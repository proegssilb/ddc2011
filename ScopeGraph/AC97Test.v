==> flow/design.v <==
`timescale 1ns / 1ps
parameter RecordingSource = 16'b00000_100_00000_100;
parameter RecSrcAddr = 7'h1A;
parameter LineInVolume = 16'h0808;
parameter LineInVolAddr = 7'h10;
module AC97Driver(
    input  fclk,
    input  freset,
    output reg [15:0] fAudRIn,
    output reg [15:0] fAudLIn,
    output aBitClk,
    output reg aSDO,
    input  aSDI,
    output aSync,
    output aReset
    );
reg [3:0]  state;
reg [19:0] frameBit;
reg [3:0]  slotNum;
reg        valid;
reg [6:0]  cmdAddr;
reg [15:0] cmdData;
wire [15:0] slot1;
wire [19:0] addrSlot;
wire [19:0] dataSlot;
assign aReset = ~freset;
assign slot1 = {valid, valid, valid, 13'b0};
assign addrSlot = {1'b0, cmdAddr, 12'b0};
assign dataSlot = {cmdData, 4'b0};
assign aSync = (slotNum == 12 && (frameBit == 1 || frameBit == 0)) || slotNum == 0 ? 1 : 0;
assign aBitClk = fclk;
always @ (posedge fclk or posedge freset) begin
	if (freset) begin
		state <= 0;
		frameBit <= 0;
		slotNum <= 0;
		valid = 0;
	end else begin
		case (state)
			0: begin
					cmdAddr = RecSrcAddr;
					cmdData = RecordingSource;
					valid = 1;
				end
			1: begin
					cmdAddr = LineInVolAddr;
					cmdData = LineInVolume;
					valid = 1;
				end
			default: begin
					valid = 0;
					cmdAddr = 0;
					cmdData = 0;
				end
		endcase
		case (slotNum)
			0: aSDO = slot1[frameBit];
			1: aSDO = addrSlot[frameBit];
			2: aSDO = dataSlot[frameBit];
			default: aSDO = 0;
		endcase
		slotNum <= frameBit == 0 ? slotNum + 1 : slotNum;
		frameBit <= ( slotNum == 12 && frameBit == 0 ) ? 16 : frameBit == 0 ? 19 : frameBit - 1;
		state <= (state == 2) ? 2 : (slotNum == 6 && frameBit == 0) ? state + 1 : state;
		if (slotNum == 3 && frameBit > 3)
			fAudLIn[frameBit - 3] = aSDI;
		else if (slotNum == 4 && frameBit > 3)
			fAudRIn[frameBit - 3] = aSDI;
	end
end
endmodule
`timescale 1ns / 1ps
module AC97Test(
    output [7:0] Led,
    input clk,
	 input [5:0] btn,
    output BITCLK,
    input AUDSDI,
    output AUDSDO,
    output AUDSYNC,
    output AUDRST
    );
	 wire [15:0] audL, audR;
	 assign Led = audL[7:0];
AC97Driver audioDriver (
    .fclk(clk),
    .freset(btn[0]),
    .fAudRIn(audR),
    .fAudLIn(audL),
    .aBitClk(BITCLK),
    .aSDO(AUDSDO),
    .aSDI(AUDSDI),
    .aSync(AUDSYNC),
    .aReset(AUDRST)
	 );
endmodule
# From RTL to reports: AC97Test
# What the tools print for AC97Test, step after step.
# Line numbers count from 1 in the design file above.
# Operators carry their Yosys type and port widths (W data, S select, Z words).
# Cell names lack the library's common part.
# Not given: --
# setup
top_module	AC97Test
clock_port	clk
library	sky130hd
corner	tt_025C_1v80

# After elaboration
# Counts by Yosys on the flattened word-level netlist (proc, flatten, opt, wreduce; memories kept). Register bits leave out memories and registers merged into their read ports (data or address). Print and check cells are left out. Cells with the same type and inputs are merged into one.
# bits
reg_bits	69
input_bits	8
out_inout_bits	12
word_cells	52
# op_classes
addsub	5
n_cmp	1
eq_ne	8
shift	5
muxes	9
n_logic	4
reduce_and_logical	12
# op_table
cell	count
$shiftx A20 B20 Y1	2
$mux W20	2
$shift A1 B33 Y16	1
$shift A1 B33 Y16 const A	1
$neg A32 Y33	1
$pmux W12 S2	1
$sub A20 B2 Y21 const B	1
$shiftx A16 B20 Y1	1
$sub A20 B1 Y20 const B	1
$eq A20 B1 Y1 const B	1
$gt A20 B2 Y1 const B	1
$logic_not A20 Y1	1
$and A16 B16 Y16	1
$or A16 B16 Y16	1
$not A16 Y16	1
$eq A4 B2 Y1 const B	3
$pmux W5 S2	1
$add A4 B1 Y4 const B	2
$eq A4 B1 Y1 const B	2
$logic_not A4 Y1	2
$mux W4	2
$logic_and A1 B1 Y1	4
$eq A4 B3 Y1 const B	1
$eq A4 B4 Y1 const B	1
$pmux W1 S3	1
$logic_or A1 B1 Y1	2
$reduce_and A2 Y1	1
$reduce_bool A2 Y1	1
# Not listed: further kinds 3, cells in them 4.

# Longest topological paths
# Longest topological path by Yosys (ltp), each cell counted once; first at word level (registers and memories cut), then after technology mapping (sequential cells cut; the memories' decode and read muxes count).
# depth
depth_word	6
ABC_AREA	0
mapped_depth	14
depth_no_buf	11

# After synthesis
# Yosys stat after the flow's synthesis: flattened, memories mapped to cells. It holds for the ABC_AREA given above (unset counts as 0); a run with the other value may have another netlist.
# The area totals of this step are shown rounded.
# types
type	count	type_area_um2
dfrtp_1	29	725.696
edfxtp_1	12	360.346
xnor2_1	24	210.202
ha_1	12	150.144
nor2_1	33	123.869
nand2_1	27	101.347
nand3_1	18	90.086
nor4_4	4	85.082
mux2_1	7	78.826
nor4_1	11	68.816
nor3_1	13	65.062
o21ai_0	13	65.062
xor2_1	7	61.309
a21oi_1	12	60.058
inv_1	16	60.058
nor2b_1	7	43.792
buf_2	7	35.034
buf_6	3	33.782
# Other cell types: 56; their cells: 98.
# mapped
stdcells	353
area_um2	3300
sequential_area_um2	1100
ffs	41
buffers	17
# The figures by module come from a second, unflattened synthesis with its own total; it is not the netlist above.
# hier_totals
hier_cells	411
area_unflattened_um2	4300
# Rows give one instance, submodules left out.
# modules
module	n_inst	n_cells	mod_area_um2	mod_seq_area_um2
AC97Driver	1	411	4300	1800
AC97Test	1	0	0.0	0.0

# Stored flow runs of AC97Test (2 of them; Yosys, OpenROAD, sky130hd). They differ in their settings and are not a sequence. Constraints: input delay and output delay 20% of the set period each, output load 0.01 pF.
# "total_power_uw" is the tool's figure for a default switching activity; nothing was simulated.
# The results are shown rounded.
# Settings: n/a = not set for that run.
run	period_ns	CAP_MARGIN	CORE_MARGIN	CORE_UTILIZATION	SLEW_MARGIN	PLACE_DENSITY_LB_ADDON	TNS_END_PERCENT	CTS_CLUSTER_DIAMETER	MIN_ROUTING_LAYER	final_die_area_um2	synthesis_area_um2	tns_setup_ns	finish.utilization_pct	ws_setup_ns	final_hold_ws_ns	total_power_uw
record 1	5.97	20	2	40	20	n/a	n/a	n/a	n/a	9000	3300	0.000	45	1.1	0.52	600
record 2	4.74	30	2	49	30	0.27	50	246	met1	7400	3300	0.000	56	0.73	0.52	750
